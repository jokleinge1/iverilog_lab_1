==> flow/design.v <==
module uart (input clock, output  tx, input  [7:0] tx_data, input write_new_tx_data, input  [7:0] control_register ,
 output  [7:0] status_register);
localparam CLOCK_FREQUENCY =  50000000 ;
localparam BAUDRATE  = 5000000 ;   
localparam  BAUDRATEDIVIDER = ( CLOCK_FREQUENCY /  BAUDRATE ) ;
	reg [9:0]  tx_shift_register = 10'h3FF; 
	reg [15:0] baudrate_prescaler = 16'd0; 
	reg [3:0] tx_bitcount = 4'd0; 
	wire tbit_clock_enable; 
	wire tx_enable ; 
	reg tx_busy = 1'b0; 
	assign tbit_clock_enable  = ( baudrate_prescaler == ( BAUDRATEDIVIDER  - 1 )) ?  1'b1 : 1'b0; 
	assign tx =  tx_shift_register[0] ; 
	assign tx_enable = control_register[0]; 
	assign  status_register = { 7'b0000000, tx_busy}; 
	always @ (posedge clock)  
	begin 	
		baudrate_prescaler <= ( baudrate_prescaler +  tx_enable ) % BAUDRATEDIVIDER  ; 
		if (  write_new_tx_data &  ( !  tx_busy ) ) 
			begin
				 tx_bitcount  <= 4'd0;  
				tx_shift_register <= {1'b1,tx_data,1'b0}; 
				tx_busy  <= 1'b1; 
				baudrate_prescaler <= 16'd0; 
			end
		else if   ( (tbit_clock_enable &  tx_enable) && ( tx_bitcount < 9 ) ) 
			begin
				 tx_bitcount  <=   tx_bitcount  + 1;
				tx_shift_register <=  {1'b1,  tx_shift_register [9:1]};
			end
		else if ( (  tx_bitcount  >=  9 ) && (tbit_clock_enable) )  tx_busy  <= 1'b0; 
	end
endmodule
Step by step through the tools: uart. Tool output for the design above, in the order of the flow. Line numbers count from 1 in the design file above. Library cell names are shortened. Not given: --

Top module: uart. Clock input: clock. Library: sky130hd. Corner: tt_025C_1v80.

Elaborated design. Source: Yosys, flattened and elaborated, memories not mapped. Widths are those after wreduce. Registers that Yosys merges into a memory's read port (data or address) are not register bits. Print and check cells do not count. Equal cells are merged and count once.

The entry for $add $sub $neg reads 2. The entry for div/mod/pow operators reads 1. $lt $le $gt $ge: 2. For eq/ne operators the number is 1. The entry for mux-type cells reads 3. Under bitwise logic cells stands 3. Reductions and logical operators: 5.

Operators by type and width (number): 32-bit by 4-bit modulo with 32-bit output (second input constant) (1); 9-bit 2-to-1 mux (2); 16-bit by 1-bit adder with 17-bit output (1); 16-bit by 4-bit equality test with 1-bit output (second input constant) (1); 4-bit by 1-bit adder with 4-bit output (second input constant) (1); 4-bit greater-or-equal comparator (second input constant) (1); 4-bit less-than comparator (second input constant) (1); 1-bit AND (2); 1-bit logical AND (2); 2-bit AND reduction (1); 2-bit nonzero test (1); 1-bit NOT (1); 1-bit zero test (1); 1-bit 2-to-1 mux (1).

Under register bits stands 30. The figure for bits of input ports is 18.

Logic depth. Depth = most cells in a row (Yosys ltp): at word level without a register or memory, in the mapped netlist without a sequential cell, where the memories' decode and read muxes count.

For depth after elaboration the number is 6. The entry for ABC_AREA reads 1. The figure for gate-level depth with buffers is 73.

Synthesis result. The flow's flattened synthesis, as Yosys stat reports it; memories are mapped. The netlist is that of the ABC_AREA named above (0 if unset); the other value can give another one.

The entry for standard cells after synthesis reads 450. For synthesis area the number is 2865.2 µm². The figure for mapped flip-flops is 30. For buffer cells the number is 9.

Cells by type: dfxtp_1 (number 22, area in all 440.422 µm²); nand2_1 (number 111, area in all 416.65 µm²); nand3_1 (number 70, area in all 350.336 µm²); edfxtp_1 (number 8, area in all 240.23 µm²); nand2_2 (number 38, area in all 237.728 µm²); inv_1 (number 59, area in all 221.462 µm²); nor2_1 (number 29, area in all 108.854 µm²); nand3_2 (number 9, area in all 90.086 µm²); ha_1 (number 7, area in all 87.584 µm²); xor2_1 (number 9, area in all 78.826 µm²); a22o_1 (number 7, area in all 61.309 µm²); buf_4 (number 8, area in all 60.058 µm²); nand2_4 (number 5, area in all 56.304 µm²); inv_2 (number 14, area in all 52.55 µm²); nand4_1 (number 8, area in all 50.048 µm²); o21ai_1 (number 7, area in all 35.034 µm²); o21ai_2 (number 3, area in all 26.275 µm²); a21oi_1 (number 5, area in all 25.024 µm²).

Other cell types: 19; their cells: 31.

Timing after synthesis. Path of least setup slack by OpenSTA after synthesis, without wires, with an ideal clock, recovery checks aside; 20% of the period is set as input and as output delay. Where synthesis merged equal registers, the netlist keeps one of their names.

Kind: input to register. Start point: input control_register[0]. End point: register baudrate_prescaler[11]. For period the number is 7.32 ns. The entry for external input delay reads 1.464 ns. Under library setup time stands 0.123 ns. For time at the first pin the number is 1.464 ns. Under arrival stands 6.532 ns. The entry for path slack reads 0.666 ns. Under path delay stands 5.191 ns. The entry for stages on the path reads 63. Path buffers: 0. The figure for synthesis period reached is 6.654 ns.

"path delay" = arrival - input delay + setup time. "stages on the path" counts driving pins, that of a launching flip-flop among them; a cell with two outputs on the path counts twice. "synthesis period reached" = period - worst setup slack (recovery checks aside). The figure is calculated, with input and output delays left at 20% of the set period. The rows between start and end are the longest chain of elaborated cells between them; the timing report does not say that the signal goes this way. Where chains are equally long, one stands for them. A line is the first line of the expression or statement that the cell stems from. Yosys adds cells for indexed reads and writes and turns some case tables into memories.

Cell sequence: ha_1 ha_1 nand2_2 nor2_4 nand2_2 nor2_1 nand2_1 nand2_2 nand3_1 nand2_2 nand2_2 a21oi_2 nand2_2 nand2_1 nand2_1 nand2_2 inv_2 nand2_1 (+27 left out) nand2_1 nand3_1 nand2_2 nand2_2 nand2_4 nand2_2 nand2_1 nand3_1 or2_1 nand2_2 inv_2 nand2_4 nand2_1 nand2_2 inv_1 ha_1 o21ai_1 nor3b_1. The figure for cells in the longest elaborated chain is 2. Under elaborated cells on any way between the ends stands 2. The figure for source lines of those cells is 1.

RTL lines, path after synthesis: start: declaration (line 1) `module uart (input clock, output  tx, input  [7:0] tx_data, input write_new_tx_data, input  [7:0] control_regi ...`; 16-bit by 1-bit adder with 17-bit output (line 18) `baudrate_prescaler <= ( baudrate_prescaler + tx_enable ) % BAUDRATEDIVIDER ;`; 32-bit by 4-bit modulo with 32-bit output (line 18); end: assignment (line 18); end: assignment (line 24) `baudrate_prescaler <= 16'd0;`; end: declaration (line 7) `reg [15:0] baudrate_prescaler = 16'd0;`.

Data sheet: physical implementation of uart

uart on sky130hd: 2 stored runs with different settings, listed in no order. Input and output delays are each 20% of the period that was set; the output load is 0.01 pF.

Files of run A:
==> flow/run.sh <==
#!/bin/bash
# the make line also repeats the synthesis and layout settings of config.mk as NAME=value (left out here)
make -C /OpenROAD-flow-scripts/flow DESIGN_CONFIG=/design/flow/config.mk WORK_HOME=/design/flow/orfs CLKGATE_MAP_FILE= finish
==> flow/config.mk <==
export PLATFORM = sky130hd
export DESIGN_NAME = uart
export DESIGN_NICKNAME = uart
export VERILOG_FILES = /design/flow/design.v
export SDC_FILE = /design/flow/constraint.sdc
export NUM_CORES = 4
export LEC_CHECK = 0
export ABC_AREA = 1
export CAP_MARGIN = 20
export CELL_PAD_IN_SITES_GLOBAL_PLACEMENT = 2
export CORE_MARGIN = 2
export CORE_UTILIZATION = 69
export CTS_CLUSTER_SIZE = 88
export MAX_ROUTING_LAYER = met5
export MIN_ROUTING_LAYER = met1
export PLACE_DENSITY_LB_ADDON = 0.03
export SETUP_SLACK_MARGIN = 1.17
export SLEW_MARGIN = 20
export TNS_END_PERCENT = 40
==> flow/constraint.sdc <==
create_clock -name core_clock -period 7.27 [get_ports {clock}]
set_input_delay 1.4540 -clock core_clock [delete_from_list [all_inputs] [get_ports {clock}]]
set_output_delay 1.4540 -clock core_clock [all_outputs]
set_load 0.01 [all_outputs]

Outcome of run A: did not finish, placement stopped with FLW-0024.

Files of run B:
==> flow/run.sh <==
#!/bin/bash
# the make line also repeats the synthesis and layout settings of config.mk as NAME=value (left out here)
make -C /OpenROAD-flow-scripts/flow DESIGN_CONFIG=/design/flow/config.mk WORK_HOME=/design/flow/orfs CLKGATE_MAP_FILE= finish
==> flow/config.mk <==
export PLATFORM = sky130hd
export DESIGN_NAME = uart
export DESIGN_NICKNAME = uart
export VERILOG_FILES = /design/flow/design.v
export SDC_FILE = /design/flow/constraint.sdc
export NUM_CORES = 4
export LEC_CHECK = 0
export CAP_MARGIN = 5
export CELL_PAD_IN_SITES_DETAIL_PLACEMENT = 2
export CORE_ASPECT_RATIO = 0.82
export CORE_MARGIN = 2
export CORE_UTILIZATION = 68
export CTS_CLUSTER_SIZE = 73
export GPL_TIMING_DRIVEN = 1
export HOLD_SLACK_MARGIN = -0.04
export MIN_ROUTING_LAYER = met2
export PLACE_DENSITY_LB_ADDON = 0.06
export SLEW_MARGIN = 20
==> flow/constraint.sdc <==
create_clock -name core_clock -period 8.13 [get_ports {clock}]
set_input_delay 1.6260 -clock core_clock [delete_from_list [all_inputs] [get_ports {clock}]]
set_output_delay 1.6260 -clock core_clock [all_outputs]
set_load 0.01 [all_outputs]

Outcome of run B: did not finish, placement stopped with DPL-0033.
