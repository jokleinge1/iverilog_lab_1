==> flow/design.v <==
module timer #(parameter CLOCK_FREQUENCY = 50000000) 
(input clock, input [7:0] control_register, output reg [31:0] millisec_counter );
localparam CLOCK_PER_MS = CLOCK_FREQUENCY/1000000;    
reg [15:0] ms_prescaler = 16'd0;
wire timer_enable; 
wire timer_reset; 
wire  ms_timer_enable ; 
assign timer_enable = control_register[0]; 
assign timer_reset = control_register[1]; 
assign ms_timer_enable = ( ms_prescaler == (CLOCK_PER_MS - 1)   )  ? 1 : 0; 
always @(posedge clock) 
	ms_prescaler <= timer_reset? 0 : (ms_prescaler + timer_enable) % CLOCK_PER_MS; 
always @(posedge clock) 
	millisec_counter <= timer_reset? 0 : (millisec_counter + ms_timer_enable) ; 
endmodule
# Step by step through the tools: timer
# The steps from the RTL of timer to its reports follow in flow order.
# Lines are those of the file above, counted from 1.
# Operators: Yosys type, input widths -> output width; for muxes data width and select width s.
# Library cell names are shortened.
# A cell with - has no value.
[design]
top = "timer"
clock_port = "clock"
lib = "sky130hd"
corner = "tt_025C_1v80"

# Word-level counts
# Counts by Yosys on the flattened word-level netlist (proc, flatten, opt, wreduce; memories kept). Register bits leave out memories and registers merged into their read ports (data or address); mux counts leave out enables and synchronous resets folded into registers. Print and check cells are left out. Cells with the same type and inputs are merged into one.
[bits]
register_bits = 48
in_bits = 9
output_inout_bits = 32
wordCells = 7
[classes]
muxes = 1
add_sub_neg = 2
div = 1
equal = 1
[op_table]
columns = ["op", "n"]
rows = [
  ["$mod 32x6->32 const B", 1],
  ["$add 32x1->32", 1],
  ["$add 16x1->17", 1],
  ["$eq 16x6->1 const B", 1],
  ["$mux 1", 1],
]

# Depth
# Depth = most cells in a row (Yosys ltp): at word level without a register or memory, in the mapped netlist without a sequential cell, where the memories' decode and read muxes count.
[logic_depth]
word_depth = 3
abc_area = 0
depth_mapped = 37
depth_no_buf = 32

# Mapped cells and area
# The flow's flattened synthesis, as Yosys stat reports it; memories are mapped. The netlist is that of the ABC_AREA named above (0 if unset); the other value can give another one.
# The area totals of this step are shown rounded.
[synth_totals]
seqArea_mm2 = 0.000961
mapped_area_mm2 = 0.00487
buffers = 24
cell_count = 645
ffs = 48
[types]
columns = ["type", "n", "type_area_um2"]
rows = [
  ["dfxtp_1", 48, 960.922],
  ["nor2_1", 75, 281.52],
  ["xor2_1", 28, 245.235],
  ["nand3_1", 39, 195.187],
  ["o21ai_0", 38, 190.182],
  ["xnor2_1", 21, 183.926],
  ["nand2_1", 44, 165.158],
  ["a21oi_1", 24, 120.115],
  ["a211oi_1", 15, 112.608],
  ["nor3_1", 22, 110.106],
  ["o211ai_1", 14, 105.101],
  ["nand4_1", 16, 100.096],
  ["or3_1", 13, 81.328],
  ["ha_1", 6, 75.072],
  ["and3_1", 11, 68.816],
  ["o21a_1", 9, 67.565],
  ["a31o_2", 7, 61.309],
  ["a31oi_1", 9, 56.304],
]
# Not listed: further types 82, cells in them 206.

# Timing after synthesis
# Path of least setup slack by OpenSTA after synthesis, without wires, with an ideal clock, recovery checks aside; 20% of the period is set as input and as output delay. Where synthesis merged equal registers, the netlist keeps one of their names.
[synth_timing]
path_kind = "input -> register"
start = "input control_register[0]"
end = "register ms_prescaler[2]"
path_buffers = 2
arrival_time_ps = 11891
path_slack_ps = 8687
path_stages = 34
required_ps = 20578
in_delay_ps = 4140
launch_ps = 4140
delay_ps = 7873
clock_period_ps = 20700
setup_ps = 122
period_less_setup_slack_ps = 12013
# "delay_ps" = arrival - input delay + setup time.
# "path_stages": output pins that drive a net of the path, with the launching flip-flop's if there is one; two outputs of one cell count as two.
# "period_less_setup_slack_ps" is the clock period less the worst setup slack; recovery checks do not enter. This is arithmetic on one report: input and output delays are still those of the set period (20% each).
# Between the ends stands the longest chain of elaborated cells between them, by number of cells; it is not shown to be the way that was timed. Of several equally long chains one is given.
# Each line given opens the expression or statement behind the cell; cells for indexed reads and writes are added by Yosys, which also makes memories of some case tables.
[synth_via]
cell_sequence = "ha_1 > ha_1 > buf_2 > nand4_2 > nor4_1 > a211o_1 > o21ai_1 > a21oi_2 > nand3_1 > o2111a_1 > o21a_2 > or2_4 > a32oi_2 > xnor2_4 > o211ai_4 > mux2i_1 > nor3_1 > a221o_1 > o41a_1 > o211ai_2 > o21ai_2 > a21o_4 > a311oi_2 > nor3_1 > or2_1 > buf_2 > or4_1 > nand2_1 > xnor2_1 > ha_1 > nor2b_1 > nand3_1 > o41ai_1 > a311o_1"
elab_chain_len = 2
cone_cells = 2
lines_between = 1
cone_classes = "add/sub (1); div (1)"
[synth_rtl]
columns = ["item", "line_no", "text"]
rows = [
  ["start, declared", 2, "(input clock, input [7:0] control_register, output reg [31:0] millisec_counter );"],
  ["$add 16x1->17", 12, "ms_prescaler <= timer_reset? 0 : (ms_prescaler + timer_enable) % CLOCK_PER_MS;"],
  ["$mod 32x6->32", 12, ""],
  ["end, assigned", 12, ""],
  ["end, declared", 4, "reg [15:0] ms_prescaler = 16'd0;"],
]

# Path in the finished layout
# From the final timing report of flow run 2: the path of least setup slack in the routed layout; clock arrival at registers is part of the times.
# The report prints the path's times to 10 ps; the period is as set.
[layout_timing]
path_kind = "input -> register"
start = "input control_register[0]"
end = "register ms_prescaler[2]"
required_ps = 10670
clock_period_ps = 10500
launch_ps = 2100
setup_ps = 110
path_buffers = 3
arrival_time_ps = 10330
path_stages = 35
path_slack_ps = 340
in_delay_ps = 2100
# Between the ends stands the longest chain of elaborated cells between them, by number of cells; it is not shown to be the way that was timed. Of several equally long chains one is given.
[layout_via]
cell_sequence = "clkdlybuf4s50_1 > ha_4 > ha_4 > nand4_2 > buf_4 > nor2_1 > a32oi_1 > a211o_1 > nor4_4 > and4bb_2 > mux2_4 > nor2_1 > nand4bb_4 > nand3_1 > buf_4 > nor3_4 > nor3_4 > a211oi_4 > o211ai_1 > a221o_2 > o41a_1 > o211ai_2 > o21ai_2 > a21o_4 > a311o_1 > o311ai_4 > nor2_1 > or4_4 > nand2_2 > xnor2_2 > ha_1 > nor2b_1 > nand3_1 > o41ai_1 > a311o_1"
elab_chain_len = 2
cone_cells = 2
lines_between = 1
cone_classes = "add/sub (1); div (1)"
[layout_rtl]
columns = ["item", "line_no", "text"]
rows = [
  ["start, declared", 2, "(input clock, input [7:0] control_register, output reg [31:0] millisec_counter );"],
  ["$add 16x1->17", 12, "ms_prescaler <= timer_reset? 0 : (ms_prescaler + timer_enable) % CLOCK_PER_MS;"],
  ["$mod 32x6->32", 12, ""],
  ["end, assigned", 12, ""],
  ["end, declared", 4, "reg [15:0] ms_prescaler = 16'd0;"],
]

## Implementation results

timer through Yosys and OpenROAD on sky130hd: 2 stored runs, unordered, with their settings and measured results. The constraints put input and output delay at 20% of the set period each and load the outputs with 0.01 pF.
By "achieved_period_ps" is meant the clock period of the run minus its worst setup slack. This is arithmetic on one report: input and output delays are still those of the set period (20% each).
"worst_path_allowed_less_slack_ps": the worst setup path's part of the clock period (all of it between registers, 20% less for each end at a port) less its slack. A launch clock that arrives late makes it longer, a capture clock that arrives late makes it shorter.
"worst_path_allowed_less_slack_ps" is known to 10 ps.
Results are given in rounded form.

# flow run 1
==> flow/run.sh <==
#!/bin/bash
# the make line also repeats the synthesis and layout settings of config.mk as NAME=value (left out here)
make -C /OpenROAD-flow-scripts/flow DESIGN_CONFIG=/design/flow/config.mk WORK_HOME=/design/flow/orfs CLKGATE_MAP_FILE= finish
==> flow/config.mk <==
export PLATFORM = sky130hd
export DESIGN_NAME = timer
export DESIGN_NICKNAME = timer
export VERILOG_FILES = /design/flow/design.v
export SDC_FILE = /design/flow/constraint.sdc
export NUM_CORES = 4
export LEC_CHECK = 0
export CAP_MARGIN = 30
export CELL_PAD_IN_SITES_DETAIL_PLACEMENT = 1
export CORE_ASPECT_RATIO = 0.86
export CORE_MARGIN = 3
export CORE_UTILIZATION = 69
export CTS_CLUSTER_DIAMETER = 284
export CTS_CLUSTER_SIZE = 49
export GPL_TIMING_DRIVEN = 1
export MIN_ROUTING_LAYER = met2
export PLACE_DENSITY = 0.68
export SLEW_MARGIN = 20
==> flow/constraint.sdc <==
create_clock -name core_clock -period 8.16 [get_ports {clock}]
set_input_delay 1.6320 -clock core_clock [delete_from_list [all_inputs] [get_ports {clock}]]
set_output_delay 1.6320 -clock core_clock [all_outputs]
set_load 0.01 [all_outputs]

==> flow run 1: results <==
outcome="unfinished; tool error in placement"

# flow run 2
==> flow/run.sh <==
#!/bin/bash
# the make line also repeats the synthesis and layout settings of config.mk as NAME=value (left out here)
make -C /OpenROAD-flow-scripts/flow DESIGN_CONFIG=/design/flow/config.mk WORK_HOME=/design/flow/orfs CLKGATE_MAP_FILE= finish
==> flow/config.mk <==
export PLATFORM = sky130hd
export DESIGN_NAME = timer
export DESIGN_NICKNAME = timer
export VERILOG_FILES = /design/flow/design.v
export SDC_FILE = /design/flow/constraint.sdc
export NUM_CORES = 4
export LEC_CHECK = 0
export CAP_MARGIN = 20
export CORE_MARGIN = 2
export CORE_UTILIZATION = 40
export SLEW_MARGIN = 20
==> flow/constraint.sdc <==
create_clock -name core_clock -period 10.5 [get_ports {clock}]
set_input_delay 2.1000 -clock core_clock [delete_from_list [all_inputs] [get_ports {clock}]]
set_output_delay 2.1000 -clock core_clock [all_outputs]
set_load 0.01 [all_outputs]

==> flow run 2: results <==
fin_tns_ps=0
hold_worst_slack_ps=501
yosys.chip_area_mm2=0.00487
final_setup_ws_ps=344
design.die.area_mm2=0.0131
utilization_pct=53.8
worst_path_allowed_less_slack_ps=8060
timing.worst_path_kind="input -> register"
achieved_period_ps=10156
